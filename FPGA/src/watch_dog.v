==> flow/design.v <==
module watch_dog (
    input clk,
    input rst_cnt,
    output rstn
);
reg [15:0] cnt = 0;  
always @(posedge clk ) begin
    if (rst_cnt || cnt > 1050) begin
        cnt <= 0;
    end
    else begin
        cnt <= cnt + 1;
    end
end
assign rstn = (cnt > 1000) ? 0:1;
endmodule
---- Reports on watch_dog ----
What the tools print for watch_dog, step after step.
Line numbers count from 1 in the design file above.
Cell names lack the library's common part.
A cell with n/a has no value.
design
  top module .............................. watch_dog
  clock ................................... clk
  library ................................. sky130hd
  library corner .......................... tt_025C_1v80

---- After elaboration ----
Counts by Yosys on the flattened word-level netlist (proc, flatten, opt, wreduce; memories kept). Register bits leave out memories and registers merged into their read ports (data or address); mux counts leave out enables and synchronous resets folded into registers. Print and check cells are left out. Cells with the same type and inputs are merged into one.
word-level totals
  output and inout port bits .............. 1
  input port bits ......................... 2
  word-level cells ........................ 6
  flip-flop bits (word level) ............. 16
operators by class
  muxes and demuxes ....................... 1
  reduce/logical cells .................... 1
  add/sub/neg operators ................... 1
  order comparisons ....................... 2
operators by type and width
  cell                                                      count
  adder 16 x 1 -> 16 bit with constant B                    1
  greater-than comparator 16 x 10 -> 1 bit with constant B  1
  greater-than comparator 16 x 11 -> 1 bit with constant B  1
  logical OR 1 bit                                          1
  2-to-1 mux 1 bit                                          1

---- Depth ----
Depth = most cells in a row (Yosys ltp): at word level without a register or memory, in the mapped netlist without a sequential cell, where the memories' decode and read muxes count.
depth
  depth after elaboration ................. 2
  ABC_AREA ................................ 0
  mapped depth ............................ 7
  depth with buffers taken out ............ 6

---- After synthesis ----
The flow's flattened synthesis, as Yosys stat reports it; memories are mapped. The netlist is that of the ABC_AREA named above (0 if unset); the other value can give another one.
The area totals of this step are shown rounded.
cells by type
  cell     count  area in all (um^2)
  dfxtp_1  16     320.307
  nor3_2   10     100.096
  xnor2_1  8      70.067
  ha_1     2      25.024
  nor3_1   4      20.019
  buf_4    2      15.014
  or4_1    2      15.014
  nand4_1  2      12.512
  or3_1    2      12.512
  nand2_1  3      11.261
  nor2_1   3      11.261
  a21oi_1  2      10.01
  nand3_1  2      10.01
  o31a_1   1      8.758
  xor2_1   1      8.758
  inv_1    2      7.507
  nor3b_1  1      7.507
  and3_1   1      6.256
Not listed: further types 3, cells in them 3.
mapped netlist
  standard cells after synthesis .......... 67
  flip-flop cells ......................... 16
  area of sequential cells ................ 320.3 um^2
  mapped area ............................. 688.2 um^2
  buffers ................................. 2

---- Timing after synthesis ----
Path of least setup slack by OpenSTA after synthesis, without wires, with an ideal clock, recovery checks aside; 20% of the period is set as input and as output delay. Where synthesis merged equal registers, the netlist keeps one of their names.
timing post-synthesis
  path type ............................... flip-flop to output port
  from .................................... register cnt[2]
  to ...................................... output rstn
  path buffers ............................ 0
  period .................................. 1620 ps
  stages on the path ...................... 5
  data required time ...................... 1296 ps
  launch time at the first pin ............ 0 ps
  delay of the path ....................... 1294 ps
  arrival ................................. 1294 ps
  path slack .............................. 2 ps
  external output delay ................... 324 ps
  synthesis period reached ................ 1618 ps
"delay of the path" = arrival - input delay + setup time.
A path that ends at an output port has no setup time.
"stages on the path": output pins that drive a net of the path, with the launching flip-flop's if there is one; two outputs of one cell count as two.
"synthesis period reached" = period - worst setup slack (recovery checks aside). The figure is calculated, with input and output delays left at 20% of the set period.
Between the ends stands the longest chain of elaborated cells between them, by number of cells; it is not shown to be the way that was timed. Of several equally long chains one is given.
A line is the first line of the expression or statement that the cell stems from. Yosys adds cells for indexed reads and writes and turns some case tables into memories.
on the way, post-synthesis
  path through ............................ dfxtp_1 -> or3_1 -> a21oi_1 -> nor3b_1 -> nor4_1
  cells in the longest elaborated chain ... 2
  elaborated cells between the ends (all ways) .. 2
  source lines of those cells ............. 1
  those cells by class .................... 1 x compare; 1 x mux
RTL lines, path post-synthesis
  element                                   RTL line  RTL
  from (decl)                               6         reg [15:0] cnt = 0;
  from (assign)                             9         cnt <= 0;
  from (assign)                             12        cnt <= cnt + 1;
  greater-than comparator 16 x 10 -> 1 bit  15        assign rstn = (cnt > 1000) ? 0:1;
  2-to-1 mux 1 bit                          15
  to (decl)                                 4         output rstn

---- Path in the finished layout ----
From the final timing report of job 1: the path of least setup slack in the routed layout; clock arrival at registers is part of the times.
The report prints the path's times to 10 ps; the period is as set.
timing after layout
  path type ............................... flip-flop to output port
  from .................................... register cnt[13]
  to ...................................... output rstn
  period .................................. 1680 ps
  stages on the path ...................... 4
  launch time at the first pin ............ 280 ps
  path slack .............................. -150 ps
  path buffers ............................ 1
  arrival ................................. 1500 ps
  data required time ...................... 1340 ps
  external output delay ................... 340 ps
Between the ends stands the longest chain of elaborated cells between them, by number of cells; it is not shown to be the way that was timed. Of several equally long chains one is given.
on the way, after layout
  path through ............................ dfxtp_1 -> or4_4 -> nor4_2 -> buf_2
  cells in the longest elaborated chain ... 2
  elaborated cells between the ends (all ways) .. 2
  source lines of those cells ............. 1
  those cells by class .................... 1 x compare; 1 x mux
RTL lines, path after layout
  element                                   RTL line  RTL
  from (decl)                               6         reg [15:0] cnt = 0;
  from (assign)                             9         cnt <= 0;
  from (assign)                             12        cnt <= cnt + 1;
  greater-than comparator 16 x 10 -> 1 bit  15        assign rstn = (cnt > 1000) ? 0:1;
  2-to-1 mux 1 bit                          15
  to (decl)                                 4         output rstn

Below are 2 stored runs of the flow (Yosys, OpenROAD; platform sky130hd) on watch_dog, each with its settings and what was measured, unordered. Constraints: input delay and output delay 20% of the set period each, output load 0.01 pF.
"achieved clock period" = clock period - worst setup slack. The figure is calculated, with input and output delays left at 20% of the set period.
"worst path time" = time allowed to the worst setup path (clock period - input delay - output delay, where it has them) - its slack; a late launch clock adds to it, a late capture clock takes from it.
"total design power" rests on the timing tool's default activity at the inputs, not on a simulated workload.
"worst path time" is given in steps of 10 ps.
Results are given in rounded form.

---- job 1 ----
settings
  period_ns = 1.68
  SETUP_SLACK_MARGIN = -0.02
  CAP_MARGIN = 20
  CORE_MARGIN = 2
  CORE_UTILIZATION = 40
  SLEW_MARGIN = 20
results
  die area ................................ 2068 um^2
  standard-cell area of the final layout .. 857.1 um^2
  final utilization ....................... 55.0 %
  total design power ...................... 649.7 uW
  cell area after synthesis ............... 688.2 um^2
  final worst hold slack .................. 565 ps
  summed negative setup slack ............. -154 ps
  achieved clock period ................... 1834 ps
  worst slack on setup checks ............. -154 ps
  worst path time ......................... 1500 ps
  worst setup path type ................... flip-flop to output port

---- job 2 ----
settings
  period_ns = 1.67
  CORE_UTILIZATION = 54
  SETUP_SLACK_MARGIN = 0.28
  PLACE_DENSITY_LB_ADDON = 0.03
  CORE_MARGIN = 9
  CELL_PAD_IN_SITES_GLOBAL_PLACEMENT = 0
  CELL_PAD_IN_SITES_DETAIL_PLACEMENT = 1
  ABC_AREA = 0
  GPL_TIMING_DRIVEN = 0
  CTS_CLUSTER_DIAMETER = 55
  SLEW_MARGIN = 40
  MIN_ROUTING_LAYER = met1
  CAP_MARGIN = 20
results
  die area ................................ 2884 um^2
  standard-cell area of the final layout .. 883.3 um^2
  final utilization ....................... 76.4 %
  total design power ...................... 670.8 uW
  cell area after synthesis ............... 688.2 um^2
  final worst hold slack .................. 488 ps
  summed negative setup slack ............. -455 ps
  achieved clock period ................... 2046 ps
  worst slack on setup checks ............. -376 ps
  worst path time ......................... 1710 ps
  worst setup path type ................... flip-flop to output port
