==> flow/design.v <==
module tft_ctrl
(
input wire tft_clk_9m ,  
input wire sys_rst_n ,  
input wire [23:0] pix_data ,  
output wire [23:0] rgb_tft ,  
output wire hsync ,  
output wire vsync ,  
output wire tft_clk ,  
output wire tft_de ,  
output wire tft_bl  
);
parameter H_SYNC = 10'd41 ,  
H_BACK = 10'd2 ,  
H_VALID = 10'd480 ,  
H_FRONT = 10'd2 ,  
H_TOTAL = 10'd525 ;  
parameter V_SYNC = 10'd10 ,  
V_BACK = 10'd2 ,  
V_VALID = 10'd272 ,  
V_FRONT = 10'd2 ,  
V_TOTAL = 10'd286 ;  
wire rgb_valid ;  
wire pix_data_req ;  
reg [9:0] cnt_h ;  
reg [9:0] cnt_v ;  
assign tft_clk = tft_clk_9m ;
assign tft_de = rgb_valid ;
assign tft_bl = sys_rst_n ;
always@(posedge tft_clk_9m or negedge sys_rst_n)
	if(sys_rst_n == 1'b0)
		cnt_h <= 10'd0 ;
	else if(cnt_h == H_TOTAL - 1'd1)
		cnt_h <= 10'd0 ;
	else
		cnt_h <= cnt_h + 1'd1 ;
assign hsync = (cnt_h <= H_SYNC - 1'd1) ? 1'b1 : 1'b0 ;
always@(posedge tft_clk_9m or negedge sys_rst_n)
	if(sys_rst_n == 1'b0)
		cnt_v <= 10'd0 ;
	else if((cnt_v == V_TOTAL - 1'd1) && (cnt_h == H_TOTAL-1'd1))
		cnt_v <= 10'd0 ;
	else if(cnt_h == H_TOTAL - 1'd1)
		cnt_v <= cnt_v + 1'd1 ;
	else
		cnt_v <= cnt_v ;
assign vsync = (cnt_v <= V_SYNC - 1'd1) ? 1'b1 : 1'b0 ;
assign rgb_valid = (((cnt_h >= H_SYNC + H_BACK)
&& (cnt_h < H_SYNC + H_BACK + H_VALID))
&&((cnt_v >= V_SYNC + V_BACK)
&& (cnt_v < V_SYNC + V_BACK + V_VALID)))
? 1'b1 : 1'b0;
assign pix_data_req = (((cnt_h >= H_SYNC + H_BACK - 1'b1)
&& (cnt_h < H_SYNC + H_BACK + H_VALID - 1'b1))
&&((cnt_v >= V_SYNC + V_BACK)
&& (cnt_v < V_SYNC + V_BACK + V_VALID)))
? 1'b1 : 1'b0;
assign rgb_tft = (rgb_valid == 1'b1) ? pix_data : 24'b0 ;
endmodule
Tool chain data of tft_ctrl
Tool output for the design above, in the order of the flow.
Line numbers count from 1 in the design file above.
Operators: Yosys type, input widths -> output width; for muxes data width and select width s.
Library cell names are shortened.
{ "design": {"top_module": "tft_ctrl", "clock_port": "tft_clk_9m", "library": "sky130hd", "lib_corner": "tt_025C_1v80"} }

Word level
Yosys after proc, flatten, opt, wreduce and memory -nomap, before mapping. Memory bits, and registers merged into a memory's read port (data or address), are not among the register bits. Print and check cells are not counted. Equal cells are merged and count once.
{ "word_totals": {"register_bits": 20, "inputBits": 26, "out_inout_bits": 29, "wordCells": 24} }
{ "classes": {"n_addsub": 2, "cmp": 6, "equal": 2, "n_mux": 7, "n_reduce_logical": 5} }
{ "op_table": {"columns": ["cell", "count"], "rows": [
  ["$mux 10", 3],
  ["$mux 24", 1],
  ["$add 10x1->10 const B", 2],
  ["$lt 10x10->1 const B", 1],
  ["$eq 10x10->1 const B", 1],
  ["$ge 10x4->1 const B", 1],
  ["$le 10x4->1 const B", 1],
  ["$ge 10x6->1 const B", 1],
  ["$le 10x6->1 const B", 1],
  ["$lt 10x9->1 const B", 1],
  ["$eq 10x9->1 const B", 1],
  ["$logic_and 1x1->1", 4],
  ["$mux 1", 3],
  ["$reduce_bool 2->1", 1]
]} }

Depth
Longest topological path by Yosys (ltp), each cell counted once; first at word level (registers and memories cut), then after technology mapping (sequential cells cut; the memories' decode and read muxes count).
{ "logic_depth": {"depth_word": 5, "abc_area": 0, "ltp_mapped": 7, "depth_no_buf": 6} }

Synthesis result
Source: synth_stat.txt of the flow (Yosys; design flattened, memories mapped). It holds for the ABC_AREA given above (unset counts as 0); a run with the other value may have another netlist.
Totals and module areas in this step are rounded.
{ "by_type": {"columns": ["type", "count", "area_total_um2"], "rows": [
  ["dfrtp_1", 20, 500.48],
  ["and2_2", 14, 105.101],
  ["and2_1", 11, 68.816],
  ["ha_1", 5, 62.56],
  ["xnor2_1", 6, 52.55],
  ["nor2_1", 12, 45.043],
  ["nor3_1", 7, 35.034],
  ["xor2_1", 4, 35.034],
  ["mux2_2", 3, 33.782],
  ["nand3_1", 6, 30.029],
  ["clkbuf_8", 2, 27.526],
  ["inv_1", 7, 26.275],
  ["nand2_1", 7, 26.275],
  ["buf_6", 2, 22.522],
  ["nor4_4", 1, 21.27],
  ["clkbuf_1", 5, 18.768],
  ["nand4_1", 3, 18.768],
  ["nor4_1", 3, 18.768]
]} }
Not listed: further types 25, cells in them 32.
{ "synth_totals": {"stdcells": 150, "yosys_area_um2": 1400, "sequential_area_um2": 500, "flip_flops": 20, "buf_cells": 11} }

Appendix: measured runs

Measured data: module tft_ctrl, platform sky130hd, 2 stored runs of the flow under differing settings, order arbitrary. Input and output delays are each 20% of the period that was set; the output load is 0.01 pF.
"timing.achieved_period_ns" = clock period - worst setup slack. The figure is calculated, with input and output delays left at 20% of the set period.
"timing.worst_path_ns" is the time allowed to the run's worst setup path (the clock period less input and output delay, where it has them) less its slack. Clock arrival times count: a late capture clock shortens it, a late launch clock lengthens it.
Results are given in rounded form.
[
  {
    "run": "flow run A",
    "settings": { "period_ns": 1.8, "CORE_UTILIZATION": 23, "CORE_ASPECT_RATIO": 0.98, "CELL_PAD_IN_SITES_DETAIL_PLACEMENT": 1, "GPL_TIMING_DRIVEN": 1, "GPL_ROUTABILITY_DRIVEN": 1, "CTS_CLUSTER_DIAMETER": 234, "SLEW_MARGIN": 5, "CAP_MARGIN": 20, "CORE_MARGIN": 2 },
    "results": { "yosys.chip_area_um2": 1400, "die_um2": 6700, "finalCellArea_um2": 2700, "ws_setup_ns": -0.90, "timing.achieved_period_ns": 2.703, "timing.worst_path_ns": 2.34, "timing.worst_path_kind": "register to output" }
  },
  {
    "run": "flow run B",
    "settings": { "period_ns": 2.51, "SETUP_SLACK_MARGIN": 0.46, "CAP_MARGIN": 20, "CORE_MARGIN": 2, "CORE_UTILIZATION": 40, "SLEW_MARGIN": 20 },
    "results": { "yosys.chip_area_um2": 1400, "die_um2": 4000, "finalCellArea_um2": 2500, "ws_setup_ns": -0.35, "timing.achieved_period_ns": 2.861, "timing.worst_path_ns": 2.36, "timing.worst_path_kind": "register to output" }
  }
]
